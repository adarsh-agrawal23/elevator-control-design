==> flow/design.v <==
module elevator_controller(
    input clk,
    input reset,
    input [2:0] req_floor,      
    input timer_expired,        
    output reg [1:0] motor_dir, 
    output reg door  , 
  output reg [1:0] current_floor
);
    parameter IDLE      = 3'd0,
              MOVE_UP   = 3'd1,
              MOVE_DOWN = 3'd2,
              STOP      = 3'd3,
              DOOR_OPEN = 3'd4,
              WAIT      = 3'd5,
              CHECK     = 3'd6;
    reg [2:0] state, next_state;
    reg [2:0] prev_state;
    reg request_above, request_below;
    reg floor_arrival;
  reg [1:0] next_floor;
    always @(posedge clk or posedge reset) begin
        if (reset) begin
            state <= IDLE;
            prev_state <= IDLE;
        end else begin
            prev_state <= state;
            state <= next_state;
        end
    end
    always @(*) begin
        next_state = state;
      floor_arrival = 0;
      next_floor = current_floor;
        case (state)
            IDLE: begin
              if (floor_arrival) next_state = DOOR_OPEN;
                else if (request_above) next_state = MOVE_UP;
                else if (request_below) next_state = MOVE_DOWN;
            end
            MOVE_UP:    begin
              if(current_floor < 2)
                next_floor = current_floor + 1;
              floor_arrival = req_floor[next_floor];
              next_state = floor_arrival ? STOP : MOVE_UP;
            end
            MOVE_DOWN:  begin
              if(current_floor > 0)
                next_floor = current_floor - 1;
              floor_arrival = req_floor[next_floor];
              next_state = floor_arrival ? STOP : MOVE_DOWN;
            end
            STOP:       next_state = DOOR_OPEN;
            DOOR_OPEN:  next_state = timer_expired ? WAIT : DOOR_OPEN;
            WAIT:       next_state = timer_expired ? CHECK : WAIT;
            CHECK: begin
                if (request_above) next_state = MOVE_UP;
                else if (request_below) next_state = MOVE_DOWN;
                else next_state = IDLE;
            end
        endcase
    end
    always @(*) begin
        case (current_floor)
            2'd0: begin
                request_above = req_floor[1] | req_floor[2];
                request_below = 1'b0;
            end
            2'd1: begin
                request_above = req_floor[2];
                request_below = req_floor[0];
            end
            2'd2: begin
                request_above = 1'b0;
                request_below = req_floor[0] | req_floor[1];
            end
            default: begin
                request_above = 1'b0;
                request_below = 1'b0;
            end
        endcase
    end
  always @(posedge clk or posedge reset) begin
    if (reset) begin
        current_floor <= 2'd0;
    end else if ((state == MOVE_UP) && current_floor < 2) begin
        current_floor <= current_floor + 1;
    end else if ((state == MOVE_DOWN) && current_floor > 0) begin
        current_floor <= current_floor - 1;
    end
end
  always @(*) begin
        case (next_state) 
            IDLE, CHECK: begin
                motor_dir <= 2'b00;
                door <= 1'b0;
            end
            MOVE_UP: begin
                motor_dir <= 2'b01;
                door <= 1'b0;
            end
            MOVE_DOWN: begin
                motor_dir <= 2'b10;
                door <= 1'b0;
            end
            STOP: begin
                motor_dir <= 2'b00;
                door <= 1'b0;
            end
            DOOR_OPEN, WAIT: begin
                motor_dir <= 2'b00;
                door <= 1'b1;
            end
            default: begin 
                motor_dir <= 2'b00;
                door <= 1'b0;
            end
        endcase
    end
endmodule
* Reports on elevator_controller
Tool output for the design above, in the order of the flow. Line numbers count from 1 in the design file above. Cell names lack the library's common part. A cell with -- has no value.
Design: top module elevator_controller, clock clk, standard-cell library sky130hd, corner tt_025C_1v80

* Word level
Counts by Yosys on the flattened word-level netlist (proc, flatten, opt, wreduce; memories kept). Register bits leave out memories and registers merged into their read ports (data or address). Print and check cells are left out. Cells with the same type and inputs are merged into one.
Cells by class: add/sub/neg operators 2, magnitude comparators 2, eq/ne operators 12, shift-type cells 2, muxes and demuxes 19, bitwise operators 2, reduce/logical cells 6
Operator list (number):
- 3-bit parallel mux with 7-bit select | 1
- 2-bit 2-to-1 mux | 10
- 3-bit == test with constant B | 5
- 3-bit by 2-bit == test with 1-bit output with constant B | 3
- 3-bit by 1-bit == test with 1-bit output with constant B | 2
- 3-bit by 2-bit variable part select with 1-bit output | 2
- 3-bit 2-to-1 mux | 2
- 2-bit parallel mux with 2-bit select | 1
- 1-bit parallel mux with 2-bit select | 2
- 3-bit logical NOT | 1
- 1-bit 2-to-1 mux | 3
- 1-bit bitwise OR | 2
- 1-bit logical AND | 2
- 2-bit by 1-bit adder with 2-bit output with constant B | 1
- 2-bit by 1-bit subtractor with 2-bit output with constant B | 1
- 2-bit by 1-bit greater-than comparator with 1-bit output with constant B | 1
- 2-bit by 1-bit == test with 1-bit output with constant B | 1
- 2-bit < comparator with constant B | 1
- 2-bit == test with constant B | 1
- 2-bit logical NOT | 1
- 2-bit nonzero test | 1
- 2-bit OR reduction | 1
Bit counts: register bits after elaboration 5, input bits 6, output and inout port bits 5

* Logic depth
Longest topological path by Yosys (ltp), each cell counted once; first at word level (registers and memories cut), then after technology mapping (sequential cells cut; the memories' decode and read muxes count).
Logic depth: depth in word-level cells 9, ABC_AREA 0, mapped depth 7

* After synthesis
Yosys stat after the flow's synthesis: flattened, memories mapped to cells. It holds for the ABC_AREA given above (unset counts as 0); a run with the other value may have another netlist. Totals and module areas in this step are rounded.
Cell types:
- dfrtp_1 | number 8, total area 200.192 µm²
- ha_1 | number 5, total area 62.56 µm²
- mux2i_1 | number 3, total area 30.029 µm²
- dfstp_2 | number 1, total area 26.275 µm²
- inv_1 | number 6, total area 22.522 µm²
- nand2_1 | number 6, total area 22.522 µm²
- nor2_1 | number 5, total area 18.768 µm²
- a2111oi_2 | number 1, total area 15.014 µm²
- nor3b_2 | number 1, total area 12.512 µm²
- a221o_2 | number 1, total area 11.261 µm²
- buf_6 | number 1, total area 11.261 µm²
- mux2_2 | number 1, total area 11.261 µm²
- a221o_1 | number 1, total area 10.01 µm²
- a22o_2 | number 1, total area 10.01 µm²
- o21ai_0 | number 2, total area 10.01 µm²
- and3b_1 | number 1, total area 8.758 µm²
- xnor2_1 | number 1, total area 8.758 µm²
- a21o_1 | number 1, total area 7.507 µm²
Other cell types: 11; their cells: 11.
Synthesis totals: cells in the netlist 57, mapped area 0.00057 mm², flip-flops 9, buffers 1

* Worst setup path after synthesis
OpenSTA on the mapped netlist: ideal clock, no wires. The path of least setup slack (recovery checks aside). Input and output delay are each 20% of the period. Register names are those of the netlist, which keeps one name where synthesis merged equal registers.
Path post-synthesis: path kind register to output, start point register current_floor[0], end point output port motor_dir[0], period 4.25 ns, external output delay 0.850 ns, time at the first pin 0.000 ns, arrival time 1.852 ns, required time 3.400 ns, setup slack 1.548 ns, delay of the path 1.852 ns, stages 8, path buffers 1, synthesis period reached 2.702 ns
"delay of the path" is the arrival time less input delay plus setup time. At an output port there is no setup time. "stages" counts driving pins, that of a launching flip-flop among them; a cell with two outputs on the path counts twice. "synthesis period reached" is the clock period less the worst setup slack; recovery checks do not enter. This is arithmetic on one report: input and output delays are still those of the set period (20% each). Between the ends stands the longest chain of elaborated cells between them, by number of cells; it is not shown to be the way that was timed. Of several equally long chains one is given. A line is the first line of the expression or statement that the cell stems from. Yosys adds cells for indexed reads and writes and turns some case tables into memories. A register here has more assigning lines than the two given.
Between the ends, post-synthesis: path through dfrtp_1 > inv_1 > ha_1 > buf_6 > mux2i_1 > mux2i_1 > a221o_1 > nor3b_2, cells in the longest elaborated chain 8
Ends and longest elaborated chain, post-synthesis:
- start, declared | line 8 | output reg [1:0] current_floor
- start, assigned | line 87 | current_floor <= current_floor + 1;
- start, assigned | line 89 | current_floor <= current_floor - 1;
- 2-bit by 1-bit subtractor with 2-bit output | line 49 | next_floor = current_floor - 1;
- 2-bit 2-to-1 mux | line 48 | if(current_floor > 0)
- 2-bit 2-to-1 mux | line 35 | case (state)
- 3-bit by 2-bit variable part select with 1-bit output | line 50 | floor_arrival = req_floor[next_floor];
- 1-bit 2-to-1 mux | line 51 | next_state = floor_arrival ? STOP : MOVE_DOWN;
- 3-bit parallel mux with 7-bit select | line 35
- 3-bit by 2-bit == test with 1-bit output | line 93 | case (next_state)
- 2-bit parallel mux with 2-bit select | line 93
- end, declared | line 6 | output reg [1:0] motor_dir,

* Path in the finished layout
From the final timing report of run 2: the path of least setup slack in the routed layout; clock arrival at registers is part of the times.
Path post-layout: path kind register to output, start point register current_floor[0], end point output port motor_dir[0], period 2.52 ns, external output delay 0.50 ns, time at the first pin 0.26 ns, arrival time 2.02 ns, required time 2.02 ns, setup slack -0.01 ns, stages 9, path buffers 2
Between the ends stands the longest chain of elaborated cells between them, by number of cells; it is not shown to be the way that was timed. Of several equally long chains one is given. A register here has more assigning lines than the two given.
Between the ends, post-layout: path through dfrtp_2 > inv_2 > ha_4 > buf_4 > o211ai_1 > nand2_1 > a221o_1 > nor3b_2 > buf_2, cells in the longest elaborated chain 8
Ends and longest elaborated chain, post-layout:
- start, declared | line 8 | output reg [1:0] current_floor
- start, assigned | line 87 | current_floor <= current_floor + 1;
- start, assigned | line 89 | current_floor <= current_floor - 1;
- 2-bit by 1-bit subtractor with 2-bit output | line 49 | next_floor = current_floor - 1;
- 2-bit 2-to-1 mux | line 48 | if(current_floor > 0)
- 2-bit 2-to-1 mux | line 35 | case (state)
- 3-bit by 2-bit variable part select with 1-bit output | line 50 | floor_arrival = req_floor[next_floor];
- 1-bit 2-to-1 mux | line 51 | next_state = floor_arrival ? STOP : MOVE_DOWN;
- 3-bit parallel mux with 7-bit select | line 35
- 3-bit by 2-bit == test with 1-bit output | line 93 | case (next_state)
- 2-bit parallel mux with 2-bit select | line 93
- end, declared | line 6 | output reg [1:0] motor_dir,

Memo
Re: implementation data of elevator_controller

elevator_controller through Yosys and OpenROAD on sky130hd: 2 stored runs, unordered, with their settings and measured results. The constraints put input and output delay at 20% of the set period each and load the outputs with 0.01 pF.
"period achieved" is the run's clock period less its worst setup slack. It is reckoned from that one timing run; input and output delays stay at 20% of the period that was set.
"allowed time less slack (worst setup path)" is the time allowed to the run's worst setup path (the clock period less input and output delay, where it has them) less its slack. Clock arrival times count: a late capture clock shortens it, a late launch clock lengthens it.
"power": no workload was simulated; the value follows from the tool's default switching activity.
Measured values are rounded.

* Run 1 | settings: period_ns 1.68; CORE_UTILIZATION 52; SETUP_SLACK_MARGIN -0.08; PLACE_DENSITY_LB_ADDON 0.08; CORE_MARGIN 10; CAP_MARGIN 20; SLEW_MARGIN 20 | stopped before the end: clock tree synthesis reported DPL-0033
* Run 2 | settings: period_ns 2.52; SETUP_SLACK_MARGIN 0.49; CAP_MARGIN 20; CORE_MARGIN 2; CORE_UTILIZATION 40; SLEW_MARGIN 20 | results: utilization 0.64; period achieved 2.526 ns; cell area after synthesis 0.00057 mm²; die size 0.0017 mm²; total negative setup slack -0.006 ns; power 1200 uW; allowed time less slack (worst setup path) 2.02 ns; class of the worst setup path register to output; worst setup slack after layout -0.006 ns
